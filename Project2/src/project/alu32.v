==> flow/design.v <==
module add32(
	input [31:0]A,
	input [31:0]B,
	input c_in,
	output c_out,
	output [31:0]R);
	wire [31:0]c;
	full_adder fa31(A[0],B[0],c_in,c[0],R[0]);
	full_adder fa30(A[1],B[1],c[0],c[1],R[1]);
	full_adder fa29(A[2],B[2],c[1],c[2],R[2]);
	full_adder fa28(A[3],B[3],c[2],c[3],R[3]);
	full_adder fa27(A[4],B[4],c[3],c[4],R[4]);
	full_adder fa26(A[5],B[5],c[4],c[5],R[5]);
	full_adder fa25(A[6],B[6],c[5],c[6],R[6]);
	full_adder fa24(A[7],B[7],c[6],c[7],R[7]);
	full_adder fa23(A[8],B[8],c[7],c[8],R[8]);
	full_adder fa22(A[9],B[9],c[8],c[9],R[9]);
	full_adder fa21(A[10],B[10],c[9],c[10],R[10]);
	full_adder fa20(A[11],B[11],c[10],c[11],R[11]);
	full_adder fa19(A[12],B[12],c[11],c[12],R[12]);
	full_adder fa18(A[13],B[13],c[12],c[13],R[13]);
	full_adder fa17(A[14],B[14],c[13],c[14],R[14]);
	full_adder fa16(A[15],B[15],c[14],c[15],R[15]);
	full_adder fa15(A[16],B[16],c[15],c[16],R[16]);
	full_adder fa14(A[17],B[17],c[16],c[17],R[17]);
	full_adder fa13(A[18],B[18],c[17],c[18],R[18]);
	full_adder fa12(A[19],B[19],c[18],c[19],R[19]);
	full_adder fa11(A[20],B[20],c[19],c[20],R[20]);
	full_adder fa10(A[21],B[21],c[20],c[21],R[21]);
	full_adder fa9(A[22],B[22],c[21],c[22],R[22]);
	full_adder fa8(A[23],B[23],c[22],c[23],R[23]);
	full_adder fa7(A[24],B[24],c[23],c[24],R[24]);
	full_adder fa6(A[25],B[25],c[24],c[25],R[25]);
	full_adder fa5(A[26],B[26],c[25],c[26],R[26]);
	full_adder fa4(A[27],B[27],c[26],c[27],R[27]);
	full_adder fa3(A[28],B[28],c[27],c[28],R[28]);
	full_adder fa2(A[29],B[29],c[28],c[29],R[29]);
	full_adder fa1(A[30],B[30],c[29],c[30],R[30]);
	full_adder fa0(A[31],B[31],c[30],c_out,R[31]);
endmodule
module alu32(clk,reset,start,a, b, aluop,out,done);
input wire clk;
input wire reset;
input wire start;
input [31:0] a;
input [31:0] b;
input [2:0] aluop;
output [31:0] out;
output wire done;
wire [31:0] w1, w2, w3, w4, w5, w6, w7, w8;
wire cout;
and32 op1(a,b,w1);
or32  op2(a,b,w2);
xor32 op3(a,b,w3);
nor32 op4(a,b,w4);
lessthan32 op5(a,b,w5);
add32 op6(a,b,1'b0,cout,w6);
sub32 op7(a,b,w7);
mod   op8(clk,reset,start,a,b,w8,done);
mux8x1 mux31(w1[31],w2[31],w3[31],w4[31],w5[31],w6[31],w7[31],w8[31],aluop,out[31]);
mux8x1 mux30(w1[30],w2[30],w3[30],w4[30],w5[30],w6[30],w7[30],w8[30],aluop,out[30]);
mux8x1 mux29(w1[29],w2[29],w3[29],w4[29],w5[29],w6[29],w7[29],w8[29],aluop,out[29]);
mux8x1 mux28(w1[28],w2[28],w3[28],w4[28],w5[28],w6[28],w7[28],w8[28],aluop,out[28]);
mux8x1 mux27(w1[27],w2[27],w3[27],w4[27],w5[27],w6[27],w7[27],w8[27],aluop,out[27]);
mux8x1 mux26(w1[26],w2[26],w3[26],w4[26],w5[26],w6[26],w7[26],w8[26],aluop,out[26]);
mux8x1 mux25(w1[25],w2[25],w3[25],w4[25],w5[25],w6[25],w7[25],w8[25],aluop,out[25]);
mux8x1 mux24(w1[24],w2[24],w3[24],w4[24],w5[24],w6[24],w7[24],w8[24],aluop,out[24]);
mux8x1 mux23(w1[23],w2[23],w3[23],w4[23],w5[23],w6[23],w7[23],w8[23],aluop,out[23]);
mux8x1 mux22(w1[22],w2[22],w3[22],w4[22],w5[22],w6[22],w7[22],w8[22],aluop,out[22]);
mux8x1 mux21(w1[21],w2[21],w3[21],w4[21],w5[21],w6[21],w7[21],w8[21],aluop,out[21]);
mux8x1 mux20(w1[20],w2[20],w3[20],w4[20],w5[20],w6[20],w7[20],w8[20],aluop,out[20]);
mux8x1 mux19(w1[19],w2[19],w3[19],w4[19],w5[19],w6[19],w7[19],w8[19],aluop,out[19]);
mux8x1 mux18(w1[18],w2[18],w3[18],w4[18],w5[18],w6[18],w7[18],w8[18],aluop,out[18]);
mux8x1 mux17(w1[17],w2[17],w3[17],w4[17],w5[17],w6[17],w7[17],w8[17],aluop,out[17]);
mux8x1 mux16(w1[16],w2[16],w3[16],w4[16],w5[16],w6[16],w7[16],w8[16],aluop,out[16]);
mux8x1 mux15(w1[15],w2[15],w3[15],w4[15],w5[15],w6[15],w7[15],w8[15],aluop,out[15]);
mux8x1 mux14(w1[14],w2[14],w3[14],w4[14],w5[14],w6[14],w7[14],w8[14],aluop,out[14]);
mux8x1 mux13(w1[13],w2[13],w3[13],w4[13],w5[13],w6[13],w7[13],w8[13],aluop,out[13]);
mux8x1 mux12(w1[12],w2[12],w3[12],w4[12],w5[12],w6[12],w7[12],w8[12],aluop,out[12]);
mux8x1 mux11(w1[11],w2[11],w3[11],w4[11],w5[11],w6[11],w7[11],w8[11],aluop,out[11]);
mux8x1 mux10(w1[10],w2[10],w3[10],w4[10],w5[10],w6[10],w7[10],w8[10],aluop,out[10]);
mux8x1 mux9(w1[9],w2[9],w3[9],w4[9],w5[9],w6[9],w7[9],w8[9],aluop,out[9]);
mux8x1 mux8(w1[8],w2[8],w3[8],w4[8],w5[8],w6[8],w7[8],w8[8],aluop,out[8]);
mux8x1 mux7(w1[7],w2[7],w3[7],w4[7],w5[7],w6[7],w7[7],w8[7],aluop,out[7]);
mux8x1 mux6(w1[6],w2[6],w3[6],w4[6],w5[6],w6[6],w7[6],w8[6],aluop,out[6]);
mux8x1 mux5(w1[5],w2[5],w3[5],w4[5],w5[5],w6[5],w7[5],w8[5],aluop,out[5]);
mux8x1 mux4(w1[4],w2[4],w3[4],w4[4],w5[4],w6[4],w7[4],w8[4],aluop,out[4]);
mux8x1 mux3(w1[3],w2[3],w3[3],w4[3],w5[3],w6[3],w7[3],w8[3],aluop,out[3]);
mux8x1 mux2(w1[2],w2[2],w3[2],w4[2],w5[2],w6[2],w7[2],w8[2],aluop,out[2]);
mux8x1 mux1(w1[1],w2[1],w3[1],w4[1],w5[1],w6[1],w7[1],w8[1],aluop,out[1]);
mux8x1 mux0(w1[0],w2[0],w3[0],w4[0],w5[0],w6[0],w7[0],w8[0],aluop,out[0]);
endmodule
module and32 (a, b, out);
input [31:0] a;
input [31:0] b;
output [31:0] out;
and and_0(out[0], b[0], a[0]);
and and_1(out[1], b[1], a[1]);
and and_2(out[2], b[2], a[2]);
and and_3(out[3], b[3], a[3]);
and and_4(out[4], b[4], a[4]);
and and_5(out[5], b[5], a[5]);
and and_6(out[6], b[6], a[6]);
and and_7(out[7], b[7], a[7]);
and and_8(out[8], b[8], a[8]);
and and_9(out[9], b[9], a[9]);
and and_10(out[10], b[10], a[10]);
and and_11(out[11], b[11], a[11]);
and and_12(out[12], b[12], a[12]);
and and_13(out[13], b[13], a[13]);
and and_14(out[14], b[14], a[14]);
and and_15(out[15], b[15], a[15]);
and and_16(out[16], b[16], a[16]);
and and_17(out[17], b[17], a[17]);
and and_18(out[18], b[18], a[18]);
and and_19(out[19], b[19], a[19]);
and and_20(out[20], b[20], a[20]);
and and_21(out[21], b[21], a[21]);
and and_22(out[22], b[22], a[22]);
and and_23(out[23], b[23], a[23]);
and and_24(out[24], b[24], a[24]);
and and_25(out[25], b[25], a[25]);
and and_26(out[26], b[26], a[26]);
and and_27(out[27], b[27], a[27]);
and and_28(out[28], b[28], a[28]);
and and_29(out[29], b[29], a[29]);
and and_30(out[30], b[30], a[30]);
and and_31(out[31], b[31], a[31]);
endmodule
module full_adder(a,b,cin,sum,cout);
  input a,b,cin;
  output sum,cout;
  wire x,y,z;
  half_adder h1(.a(a),.b(b),.s(x),.c(y));
  half_adder h2(.a(x),.b(cin),.s(sum),.c(z));
  or o1(cout,y,z);
endmodule
module half_adder(a,b,s,c); 
  input a,b;
  output s,c;
  xor x1(s,a,b);
  and a1(c,a,b);
endmodule
module lessthan32 (a, b, out);
input [31:0] a;
input [31:0] b;
output [31:0] out;
wire [31:0] sub1_w;
localparam one = 1'b1;
sub32 sub_1(a, b, sub1_w);
and and_1(out[0], sub1_w[31], one);
endmodule
module mod(
    input clk,
    input reset,
    input start,
    input [31:0] A,
    input [31:0] B,
    output [31:0] result,
    output done
);
wire save_A, subtract, less_than_B;
mod_cu control_unit(.clk(clk),.reset(reset),.start(start),.less_than_B(less_than_B),.save_A(save_A),.subtract(subtract),.done(done));
mod_dp datapath(.clk(clk),.A(A),.B(B),.save_A(save_A),.subtract(subtract),.result(result),.less_than_B(less_than_B));
endmodule
module mod_cu(
    input clk,
    input reset,
    input start,
    input less_than_B,   
    output reg save_A,   
    output reg subtract,  
    output reg done       
);
localparam [1:0] 
    first_s = 2'b00,
    secod_s = 2'b01,
    third_s = 2'b10,
    final_s = 2'b11;
reg [1:0] state;
always @(posedge clk or posedge reset) begin
    if (reset)
        state <= first_s;
    else begin
        case (state)
            first_s: state <= start ? secod_s : first_s;
            secod_s: state <= third_s;
            third_s: state <= less_than_B ? final_s : third_s;
            final_s: state <= first_s;
        endcase
    end
end
always @(*) begin
    save_A = (state == secod_s);
    subtract = (state == third_s) && !less_than_B;
    done = (state == final_s);
end
endmodule
module mod_dp(
    input clk,
    input [31:0] A,
    input [31:0] B,
    input save_A,        
    input subtract,      
    output reg [31:0] result,
    output less_than_B   
);
reg [31:0] TEMP;
always @(posedge clk) begin
    if (save_A) begin
        TEMP <= A;
    end
    else if (subtract) begin
        TEMP <= TEMP - B;
    end
end
assign less_than_B = TEMP < B;
always @(posedge clk) begin
    if (less_than_B) begin
        result <= TEMP;
    end
end
endmodule
module mux8x1(a, b, c, d, e, f, g, h, S,out);
	input a, b, c, d, e, f, g, h;
	input [2:0] S;
	output out;
	wire sNot0;
	wire sNot1;
	wire sNot2;
	wire w1;
	wire w2;
	wire w3;
	wire w4;
	wire w5;
	wire w6;
	wire w7;
	wire w8;
	not (sNot2,S[2]);
	not (sNot1,S[1]);
	not (sNot0,S[0]);
	and (w1,sNot2,sNot1,sNot0,a);
	and (w2,S[2],sNot1,sNot0,b);
	and (w3,sNot2,S[1],sNot0,c);
	and (w4,S[2],S[1],sNot0,d);
	and (w5,sNot2,sNot1,S[0],e);
	and (w6,S[2],sNot1,S[0],f);
	and (w7,sNot2,S[1],S[0],g);
	and (w8,S[2],S[1],S[0],h);
	or (out,w1,w2,w3,w4,w5,w6,w7,w8);
endmodule
module nor32(a, b, out);
input [31:0] a;
input [31:0] b;
output [31:0] out;
nor nor_0(out[0], b[0], a[0]);
nor nor_1(out[1], b[1], a[1]);
nor nor_2(out[2], b[2], a[2]);
nor nor_3(out[3], b[3], a[3]);
nor nor_4(out[4], b[4], a[4]);
nor nor_5(out[5], b[5], a[5]);
nor nor_6(out[6], b[6], a[6]);
nor nor_7(out[7], b[7], a[7]);
nor nor_8(out[8], b[8], a[8]);
nor nor_9(out[9], b[9], a[9]);
nor nor_10(out[10], b[10], a[10]);
nor nor_11(out[11], b[11], a[11]);
nor nor_12(out[12], b[12], a[12]);
nor nor_13(out[13], b[13], a[13]);
nor nor_14(out[14], b[14], a[14]);
nor nor_15(out[15], b[15], a[15]);
nor nor_16(out[16], b[16], a[16]);
nor nor_17(out[17], b[17], a[17]);
nor nor_18(out[18], b[18], a[18]);
nor nor_19(out[19], b[19], a[19]);
nor nor_20(out[20], b[20], a[20]);
nor nor_21(out[21], b[21], a[21]);
nor nor_22(out[22], b[22], a[22]);
nor nor_23(out[23], b[23], a[23]);
nor nor_24(out[24], b[24], a[24]);
nor nor_25(out[25], b[25], a[25]);
nor nor_26(out[26], b[26], a[26]);
nor nor_27(out[27], b[27], a[27]);
nor nor_28(out[28], b[28], a[28]);
nor nor_29(out[29], b[29], a[29]);
nor nor_30(out[30], b[30], a[30]);
nor nor_31(out[31], b[31], a[31]);
endmodule
module or32(a, b, out);
input [31:0] a;
input [31:0] b;
output [31:0] out;
or or_0(out[0], b[0], a[0]);
or or_1(out[1], b[1], a[1]);
or or_2(out[2], b[2], a[2]);
or or_3(out[3], b[3], a[3]);
or or_4(out[4], b[4], a[4]);
or or_5(out[5], b[5], a[5]);
or or_6(out[6], b[6], a[6]);
or or_7(out[7], b[7], a[7]);
or or_8(out[8], b[8], a[8]);
or or_9(out[9], b[9], a[9]);
or or_10(out[10], b[10], a[10]);
or or_11(out[11], b[11], a[11]);
or or_12(out[12], b[12], a[12]);
or or_13(out[13], b[13], a[13]);
or or_14(out[14], b[14], a[14]);
or or_15(out[15], b[15], a[15]);
or or_16(out[16], b[16], a[16]);
or or_17(out[17], b[17], a[17]);
or or_18(out[18], b[18], a[18]);
or or_19(out[19], b[19], a[19]);
or or_20(out[20], b[20], a[20]);
or or_21(out[21], b[21], a[21]);
or or_22(out[22], b[22], a[22]);
or or_23(out[23], b[23], a[23]);
or or_24(out[24], b[24], a[24]);
or or_25(out[25], b[25], a[25]);
or or_26(out[26], b[26], a[26]);
or or_27(out[27], b[27], a[27]);
or or_28(out[28], b[28], a[28]);
or or_29(out[29], b[29], a[29]);
or or_30(out[30], b[30], a[30]);
or or_31(out[31], b[31], a[31]);
endmodule
module sub32(A, B, R);
	input [31:0] A;
	input [31:0] B;
	output [31:0] R;
	wire [31:0]notB;
	wire [31:0]compB;
	wire tCout,tCout2;
	localparam zero = 1'b0;
	not not31(notB[31],B[31]);
	not not30(notB[30],B[30]);
	not not29(notB[29],B[29]);
	not not28(notB[28],B[28]);
	not not27(notB[27],B[27]);
	not not26(notB[26],B[26]);
	not not25(notB[25],B[25]);
	not not24(notB[24],B[24]);
	not not23(notB[23],B[23]);
	not not22(notB[22],B[22]);
	not not21(notB[21],B[21]);
	not not20(notB[20],B[20]);
	not not19(notB[19],B[19]);
	not not18(notB[18],B[18]);
	not not17(notB[17],B[17]);
	not not16(notB[16],B[16]);
	not not15(notB[15],B[15]);
	not not14(notB[14],B[14]);
	not not13(notB[13],B[13]);
	not not12(notB[12],B[12]);
	not not11(notB[11],B[11]);
	not not10(notB[10],B[10]);
	not not9(notB[9],B[9]);
	not not8(notB[8],B[8]);
	not not7(notB[7],B[7]);
	not not6(notB[6],B[6]);
	not not5(notB[5],B[5]);
	not not4(notB[4],B[4]);
	not not3(notB[3],B[3]);
	not not2(notB[2],B[2]);
	not not1(notB[1],B[1]);
	not not0(notB[0],B[0]);
	add32 compp1(notB,32'b1,zero,tCout,compB);
	add32 result(A,compB,zero,tCout2,R);
endmodule
module xor32 (a, b, out);
input [31:0] a;
input [31:0] b;
output [31:0] out;
xor xor_0(out[0], b[0], a[0]);
xor xor_1(out[1], b[1], a[1]);
xor xor_2(out[2], b[2], a[2]);
xor xor_3(out[3], b[3], a[3]);
xor xor_4(out[4], b[4], a[4]);
xor xor_5(out[5], b[5], a[5]);
xor xor_6(out[6], b[6], a[6]);
xor xor_7(out[7], b[7], a[7]);
xor xor_8(out[8], b[8], a[8]);
xor xor_9(out[9], b[9], a[9]);
xor xor_10(out[10], b[10], a[10]);
xor xor_11(out[11], b[11], a[11]);
xor xor_12(out[12], b[12], a[12]);
xor xor_13(out[13], b[13], a[13]);
xor xor_14(out[14], b[14], a[14]);
xor xor_15(out[15], b[15], a[15]);
xor xor_16(out[16], b[16], a[16]);
xor xor_17(out[17], b[17], a[17]);
xor xor_18(out[18], b[18], a[18]);
xor xor_19(out[19], b[19], a[19]);
xor xor_20(out[20], b[20], a[20]);
xor xor_21(out[21], b[21], a[21]);
xor xor_22(out[22], b[22], a[22]);
xor xor_23(out[23], b[23], a[23]);
xor xor_24(out[24], b[24], a[24]);
xor xor_25(out[25], b[25], a[25]);
xor xor_26(out[26], b[26], a[26]);
xor xor_27(out[27], b[27], a[27]);
xor xor_28(out[28], b[28], a[28]);
xor xor_29(out[29], b[29], a[29]);
xor xor_30(out[30], b[30], a[30]);
xor xor_31(out[31], b[31], a[31]);
endmodule
Reports on alu32

Tool output for the design above, in the order of the flow.
Lines are those of the file above, counted from 1.
Operators carry their Yosys type and port widths (W data, S select, Z words).
Library cell names are shortened.
The mark - stands for no value.

Top: alu32
Clock port: clk
Cell library: sky130hd
Corner: tt_025C_1v80

Word-level counts

Source: Yosys, flattened and elaborated, memories not mapped. Widths are those after wreduce. Registers that Yosys merges into a memory's read port (data or address) are not register bits. Print and check cells do not count. Equal cells are merged and count once.

Elaborated cells: 981
Bits in registers: 66
Bits of input ports: 70
Output and inout bits: 33

Add/sub/neg operators: 1
Order comparisons: 1
Mux-type cells: 5
Reductions and logical operators: 4
Bitwise logic cells: 964
Eq/ne operators: 3

Operators with widths:

| cell                 | count |
| $and A1 B1 Y1        | 425 |
| $or A1 B1 Y1         | 318 |
| $xor A1 B1 Y1        | 154 |
| $not A1 Y1           | 67 |
| $mux W32             | 2 |
| $sub A32 B32 Y32     | 1 |
| $lt A32 B32 Y1       | 1 |
| $pmux W2 S4          | 1 |
| $eq A2 B2 Y1 const B | 2 |
| $eq A2 B1 Y1 const B | 1 |
| $logic_not A2 Y1     | 1 |
| $reduce_bool A2 Y1   | 1 |
| $mux W1              | 2 |
| $logic_and A1 B1 Y1  | 1 |
| $logic_not A1 Y1     | 1 |

Depth

Yosys ltp: most cells in a row. Word level: on the elaborated netlist, between registers, memories and ports. Mapped: between sequential cells and ports; inverters and the memories' decode and read muxes count.

Depth after elaboration: 40
ABC_AREA: 0
Gate-level depth with buffers: 39
Mapped depth without buffers: 38

Synthesis result

The flow's flattened synthesis, as Yosys stat reports it; memories are mapped. The netlist is that of the ABC_AREA named above (0 if unset); the other value can give another one.
The area totals of this step are shown rounded.

Flip-flops: 68
Cells in the netlist: 1043
Buffers: 82
Chip area (Yosys): 9000 sq um
Sequential part of the area: 2000 sq um

Cell types:

| cell type | count | total area (sq um) |
| edfxtp_1  | 64    | 1.92E+03 |
| ha_1      | 128   | 1.6E+03 |
| fa_1      | 61    | 1.22E+03 |
| o21ai_0   | 120   | 600.576 |
| inv_1     | 121   | 454.186 |
| nand2_1   | 115   | 431.664 |
| a21oi_1   | 62    | 310.298 |
| buf_4     | 32    | 240.23 |
| nor2_1    | 61    | 228.97 |
| mux2i_1   | 18    | 180.173 |
| clkbuf_1  | 35    | 131.376 |
| a211oi_1  | 16    | 120.115 |
| xnor2_1   | 13    | 113.859 |
| a21o_1    | 14    | 105.101 |
| xor2_1    | 12    | 105.101 |
| nor2b_1   | 16    | 100.096 |
| o31ai_1   | 11    | 82.579 |
| dfrtp_1   | 3     | 75.072 |

Other cell types: 46; their cells: 141.
The figures by module come from a second, unflattened synthesis with its own total; it is not the netlist above.

Cell total of the unflattened synthesis: 1234
Area (unflattened synthesis): 13000 sq um

Rows give one instance, submodules left out.

Modules:

| module     | seq. area (sq um) | cells | area (sq um) | instances |
| mod_dp     | 1900              | 418   | 4100         | 1 |
| half_adder | 0.0               | 1     | 13           | 320 |
| mux8x1     | 0.0               | 3     | 64           | 32 |
| full_adder | 0.0               | 1     | 6.3          | 160 |
| xor32      | 0.0               | 32    | 280          | 1 |
| sub32      | 0.0               | 34    | 130          | 2 |
| lessthan32 | 0.0               | 32    | 240          | 1 |
| and32      | 0.0               | 32    | 200          | 1 |
| or32       | 0.0               | 32    | 200          | 1 |
| mod_cu     | 100               | 11    | 150          | 1 |
| nor32      | 0.0               | 32    | 120          | 1 |
| alu32      | 0.0               | 1     | 3.8          | 1 |
| add32      | 0.0               | 0     | 0.0          | 5 |
| mod        | 0.0               | 0     | 0.0          | 1 |

Worst setup path after synthesis

Source: OpenSTA report_checks on the synthesized netlist (no wires, ideal clock, input and output delay 20% of the period each), path of least setup slack; recovery checks are left aside. Register names are those of the netlist, which keeps one name where synthesis merged equal registers.

Path kind: input-to-output
From: input b[0]
To: output out[30]
Data required time: 23120 ps
Output delay: 5780 ps
Slack: 2549 ps
Input delay: 5780 ps
Path buffers: 1
Delay of the path: 14791 ps
Stages: 37
Time at the first pin: 5780 ps
Data arrival time: 20571 ps
Period: 28900 ps
Synthesis period reached: 26351 ps

"delay of the path" is the arrival time less input delay plus setup time.
A path that ends at an output port has no setup time.
"stages": output pins that drive a net of the path, with the launching flip-flop's if there is one; two outputs of one cell count as two.
"synthesis period reached" is the clock period less the worst setup slack; recovery checks do not enter. This is arithmetic on one report: input and output delays are still those of the set period (20% each).
The rows between start and end are the longest chain of elaborated cells between them; the timing report does not say that the signal goes this way. Where chains are equally long, one stands for them.
A line is the first line of the expression or statement that the cell stems from. Yosys adds cells for indexed reads and writes and turns some case tables into memories.

Path through: inv_1 ha_1 inv_1 fa_1 fa_1 fa_1 fa_1 fa_1 fa_1 fa_1 fa_1 fa_1 fa_1 fa_1 fa_1 fa_1 fa_1 fa_1 fa_1 fa_1 fa_1 fa_1 fa_1 fa_1 fa_1 fa_1 fa_1 fa_1 fa_1 fa_1 fa_1 fa_1 inv_1 fa_1 a22o_1 a221o_1 buf_4
Length of the longest elaborated chain: 36
Elaborated cells between the ends (all ways): 160
Classes of those cells: logic: 160

Ends and longest elaborated chain, after synthesis:

| element                     | line | source |
| start: declaration          | 46   | `input [31:0] b;` |
| $xor A1 B1 Y1 (30 in a row) | 141  | `xor x1(s,a,b);` |
| $and A1 B1 Y1               | 142  | `and a1(c,a,b);` |
| $or A1 B1 Y1                | 136  | `or o1(cout,y,z);` |
| $and A1 B1 Y1               | 247  | `and (w6,S[2],sNot1,S[0],f);` |
| $or A1 B1 Y1 (3 in a row)   | 250  | `or (out,w1,w2,w3,w4,w5,w6,w7,w8);` |
| end: declaration            | 48   | `output [31:0] out;` |

Some nets on the timed path still bear RTL names; the line given drives or declares the net.

Named nets, after synthesis:

| net       | line |
| mux30.out | 250 |

Timing after layout

Path of least setup slack in the final report of run 1 (OpenROAD, finished layout, wires in). Where an end is a register, its clock arrival counts in the times.
The path's times are printed in steps of 10 ps; the period is the one set.

Path kind: input-to-output
From: input b[0]
To: output out[30]
Slack: 11050 ps
Stages: 38
Data arrival time: 25590 ps
Input delay: 9160 ps
Output delay: 9160 ps
Period: 45800 ps
Data required time: 36640 ps
Path buffers: 2
Time at the first pin: 9160 ps

The rows between start and end are the longest chain of elaborated cells between them; the timing report does not say that the signal goes this way. Where chains are equally long, one stands for them.

Path through: clkdlybuf4s50_1 inv_1 ha_1 inv_1 fa_1 fa_1 fa_1 fa_1 fa_1 fa_1 fa_1 fa_1 fa_1 fa_1 fa_1 fa_1 fa_1 fa_1 [2 not listed] fa_1 fa_1 fa_1 fa_1 fa_1 fa_1 fa_1 fa_1 fa_1 fa_1 fa_1 fa_1 fa_1 inv_1 fa_1 a22o_1 a221o_1 clkdlybuf4s50_1
Length of the longest elaborated chain: 36
Elaborated cells between the ends (all ways): 160
Classes of those cells: logic: 160

Ends and longest elaborated chain, post-layout:

| element                     | line | source |
| start: declaration          | 46   | `input [31:0] b;` |
| $xor A1 B1 Y1 (30 in a row) | 141  | `xor x1(s,a,b);` |
| $and A1 B1 Y1               | 142  | `and a1(c,a,b);` |
| $or A1 B1 Y1                | 136  | `or o1(cout,y,z);` |
| $and A1 B1 Y1               | 247  | `and (w6,S[2],sNot1,S[0],f);` |
| $or A1 B1 Y1 (3 in a row)   | 250  | `or (out,w1,w2,w3,w4,w5,w6,w7,w8);` |
| end: declaration            | 48   | `output [31:0] out;` |

Subject: flow runs of alu32

Hi,

Top module alu32; platform sky130hd; tools Yosys and OpenROAD; 2 stored runs in no particular order. Input and output delays are each 20% of the period that was set; the output load is 0.01 pF.
By "achieved clock period" is meant the clock period of the run minus its worst setup slack. This is arithmetic on one report: input and output delays are still those of the set period (20% each).
"critical path time" means the part of the period allowed to the worst setup path (the constraints hold back 20% at inputs and 20% at outputs) less its slack; where the path has registers, the arrival times of their clocks count too.
By "total power of the final layout" is meant OpenSTA's value without simulated activity: inputs other than the clock are taken to toggle once in ten clock periods, and the tool carries that through the logic.
"critical path time" is known to 10 ps.
The results are shown rounded.
Settings: - = not set for that run.

| item                                 | run 1           | run 2           |
| period_ns                            | 45.8            | 23.5            |
| CORE_UTILIZATION                     | 36              | 36              |
| SETUP_SLACK_MARGIN                   | 3.0             | -               |
| PLACE_DENSITY_LB_ADDON               | 0.23            | 0.02            |
| CELL_PAD_IN_SITES_GLOBAL_PLACEMENT   | 3               | -               |
| ABC_AREA                             | 0               | -               |
| CTS_CLUSTER_SIZE                     | 55              | -               |
| CAP_MARGIN                           | 20              | 20              |
| CORE_MARGIN                          | 2               | 2               |
| SLEW_MARGIN                          | 20              | 20              |
| CORE_ASPECT_RATIO                    | -               | 0.62            |
| CTS_CLUSTER_DIAMETER                 | -               | 54              |
| critical path time (ps)              | 16430           | 15460           |
| critical path kind                   | input-to-output | input-to-output |
| worst setup slack after layout (ps)  | 11000           | -1400           |
| setup TNS (ps)                       | 0               | -5100           |
| achieved clock period (ps)           | 34749           | 24863           |
| lowest hold slack (ps)               | 450             | 450             |
| post-synthesis cell area (sq um)     | 9000            | 9000            |
| total power of the final layout (uW) | 540             | 1100            |
| std-cell area (final layout) (sq um) | 10000           | 11000           |
| die area (sq um)                     | 26000           | 26000           |

Regards
